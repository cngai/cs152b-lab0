==> flow/design.v <==
module bcdCounter(D, CLK, CLR, ENABLE, LOAD, UP, Q, CO);
input[3:0] D;
input CLK, CLR, ENABLE, UP, LOAD;
output reg[3:0] Q;
output CO;
reg ctemp;
initial begin
  Q <= 4'b0000;
  ctemp <= 0;  
end
always @(posedge CLK, negedge CLR)
begin
  if(CLR == 0) begin
    Q <= 0;
    ctemp <= 0;
  end
  else begin
    if(LOAD == 1 && ENABLE == 1)
      Q <= D;
    else if(ENABLE == 1 && UP == 0) begin
      if(Q == 0) begin
        Q <= 4'b1001;
        ctemp <= 1;
      end
      else begin
        Q <= Q - 1;
        ctemp <= 0;
      end
    end
    else if(ENABLE == 1 && UP == 1) begin
      if(Q == 4'b1001) begin
        Q <= 0;
        ctemp <= 1;
      end
      else begin
        Q <= Q + 1;
        ctemp <= 0;
      end
    end
  end
end
assign CO = ctemp;
endmodule
Reports on bcdCounter
What the tools print for bcdCounter, step after step.
Lines are those of the file above, counted from 1.
Operators: Yosys type, input widths -> output width; for muxes data width and select width s.
Library cell names are shortened.
{ "design": {"top_module": "bcdCounter", "clock": "CLK", "cell_library": "sky130hd", "corner": "tt_025C_1v80"} }

Word level
Yosys after proc, flatten, opt, wreduce and memory -nomap, before mapping. Memory bits, and registers merged into a memory's read port (data or address), are not among the register bits. Print and check cells are not counted. Equal cells are merged and count once.
{ "bits": {"inputBits": 9, "elab_cells": 23, "output_inout_bits": 5, "regBits": 5} }
{ "classes": {"muxes": 9, "n_eq": 1, "bitwise": 2, "reduce_and_logical": 7, "addsub": 2} }
{ "op_table": {"columns": ["cell", "n"], "rows": [
  ["$mux 4", 5],
  ["$add 4x1->4 const B", 1],
  ["$sub 4x1->4 const B", 1],
  ["$eq 4x4->1 const B", 1],
  ["$logic_not 4->1", 1],
  ["$mux 1", 4],
  ["$logic_and 1x1->1", 3],
  ["$reduce_bool 3->1", 1],
  ["$not 1->1", 2],
  ["$reduce_and 2->1", 1],
  ["$reduce_bool 2->1", 1]
]} }

Depth
Depth = most cells in a row (Yosys ltp): at word level without a register or memory, in the mapped netlist without a sequential cell, where the memories' decode and read muxes count.
{ "logic_depth": {"word_depth": 5, "abc_area": 0, "ltp_mapped": 5, "depth_no_buf": 4} }

Netlist
Yosys stat after the flow's synthesis: flattened, memories mapped to cells. It holds for the ABC_AREA given above (unset counts as 0); a run with the other value may have another netlist.
{ "by_type": {"columns": ["type", "n", "type_area_um2"], "rows": [
  ["dfrtp_1", 5, 125.12],
  ["a21oi_1", 4, 20.019],
  ["nand2b_1", 3, 18.768],
  ["nand3b_1", 2, 15.014],
  ["nand2b_4", 1, 13.763],
  ["a31oi_1", 2, 12.512],
  ["buf_6", 1, 11.261],
  ["a221o_1", 1, 10.01],
  ["buf_2", 2, 10.01],
  ["mux2i_1", 1, 10.01],
  ["nand3_1", 2, 10.01],
  ["nor3_1", 2, 10.01],
  ["o21ai_0", 2, 10.01],
  ["o21ai_1", 2, 10.01],
  ["a31o_1", 1, 8.758],
  ["a41oi_1", 1, 8.758],
  ["o31a_1", 1, 8.758],
  ["o41ai_1", 1, 8.758]
]} }
Other cell types: 12; their cells: 15.
{ "mapped": {"ff_cells": 5, "sequential_area_mm2": 0.0001251, "area_mm2": 0.0004079, "cells": 49, "buf_cells": 4} }

Worst setup path after synthesis
Path of least setup slack by OpenSTA after synthesis, without wires, with an ideal clock, recovery checks aside; 20% of the period is set as input and as output delay. Where synthesis merged equal registers, the netlist keeps one of their names.
{ "synth_path": {"path_type": "flip-flop to flip-flop", "startpoint": "reg Q[3]", "endpoint": "reg Q[1]", "setup_slack_ns": 0.469, "t_first_pin_ns": 0.000, "path_delay_ns": 1.330, "clock_period_ns": 1.8, "path_buffers": 1, "setup_time_ns": 0.123, "t_arrival_ns": 1.207, "t_required_ns": 1.677, "path_stages": 6, "synth_period_reached_ns": 1.331} }
"path_delay_ns" is the arrival time less input delay plus setup time.
"path_stages" counts driving pins, that of a launching flip-flop among them; a cell with two outputs on the path counts twice.
"synth_period_reached_ns" is the clock period less the worst setup slack; recovery checks do not enter. This is arithmetic on one report: input and output delays are still those of the set period (20% each).
The rows between start and end are the longest chain of elaborated cells between them; the timing report does not say that the signal goes this way. Where chains are equally long, one stands for them.
A line is the first line of the expression or statement that the cell stems from. Yosys adds cells for indexed reads and writes and turns some case tables into memories.
A register here has more assigning lines than the two given.
{ "synth_between": {"path_cell_list": "dfrtp_1 -> buf_6 -> or2_0 -> a221o_1 -> a21oi_1 -> a21oi_1", "elab_chain_cells": 5, "cells_between": 7, "cone_lines": 5, "classes_between": "eq/ne: 1; mux: 5; reduce/logical: 1"} }
{ "synth_rtl": {"columns": ["element", "line", "source"], "rows": [
  ["start: declaration", 4, "output reg[3:0] Q;"],
  ["start: assignment", 26, "Q <= Q - 1;"],
  ["start: assignment", 36, "Q <= Q + 1;"],
  ["$eq 4x4->1", 31, "if(Q == 4'b1001) begin"],
  ["$mux 4", 31, null],
  ["$mux 4", 30, "else if(ENABLE == 1 && UP == 1) begin"],
  ["$mux 4", 20, "else if(ENABLE == 1 && UP == 0) begin"],
  ["$mux 4", 18, "if(LOAD == 1 && ENABLE == 1)"],
  ["end: assignment", 26, null],
  ["end: assignment", 36, null],
  ["end: declaration", 4, null]
]} }

Worst path after layout
Path of least setup slack in the final report of run 2 (OpenROAD, finished layout, wires in). Where an end is a register, its clock arrival counts in the times.
{ "layout_path": {"path_type": "flip-flop to output port", "startpoint": "reg Q[0]", "endpoint": "out Q[0]", "t_required_ns": 2.15, "out_delay_ns": 0.54, "path_buffers": 1, "t_first_pin_ns": 0.21, "t_arrival_ns": 1.42, "clock_period_ns": 2.69, "setup_slack_ns": 0.74, "path_stages": 2} }
A register here has more assigning lines than the two given.
{ "layout_between": {"path_cell_list": "dfrtp_1 -> clkdlybuf4s50_1", "elab_chain_cells": 0, "cells_between": 0, "cone_lines": 0} }
{ "layout_rtl": {"columns": ["element", "line", "source"], "rows": [
  ["start: declaration", 4, "output reg[3:0] Q;"],
  ["start: assignment", 26, "Q <= Q - 1;"],
  ["start: assignment", 36, "Q <= Q + 1;"],
  ["end: declaration", 4, null]
]} }

# Flow runs of bcdCounter

bcdCounter through Yosys and OpenROAD on sky130hd: 2 stored runs, unordered, with their settings and measured results. The constraints put input and output delay at 20% of the set period each and load the outputs with 0.01 pF.
"period_less_ws_ns" = clock period - worst setup slack. The figure is calculated, with input and output delays left at 20% of the set period.
By "critical_path_time_ns" is meant the share of the clock period that the worst setup path is allowed (20% is reserved at inputs, 20% at outputs), minus its slack. Clock arrival times at its registers enter into it.
By "total_power_uw" is meant OpenSTA's value without simulated activity: inputs other than the clock are taken to toggle once in ten clock periods, and the tool carries that through the logic.
[
  {
    "run": "run 1",
    "settings": { "period_ns": 1.35, "CORE_UTILIZATION": 61, "SETUP_SLACK_MARGIN": 0.12, "CORE_ASPECT_RATIO": 1.19, "TNS_END_PERCENT": 10, "ABC_AREA": 0, "GPL_TIMING_DRIVEN": 1, "GPL_ROUTABILITY_DRIVEN": 0, "CTS_CLUSTER_SIZE": 67, "CAP_MARGIN": 0, "SLEW_MARGIN": 25, "MIN_ROUTING_LAYER": "met1", "CORE_MARGIN": 2 },
    "outcome": "incomplete, floorplanning halted on PDN-0185"
  },
  {
    "run": "run 2",
    "settings": { "period_ns": 2.69, "CAP_MARGIN": 20, "CORE_MARGIN": 2, "CORE_UTILIZATION": 40, "SLEW_MARGIN": 20 },
    "results": { "synthesis_area_mm2": 0.0004079, "total_power_uw": 299.2, "critical_path_time_ns": 1.42, "critical_path_kind": "flip-flop to output port", "ws_setup_ns": 0.737, "die_area_mm2": 0.0012913, "finish.utilization_pct": 58.2, "period_less_ws_ns": 1.953 }
  }
]
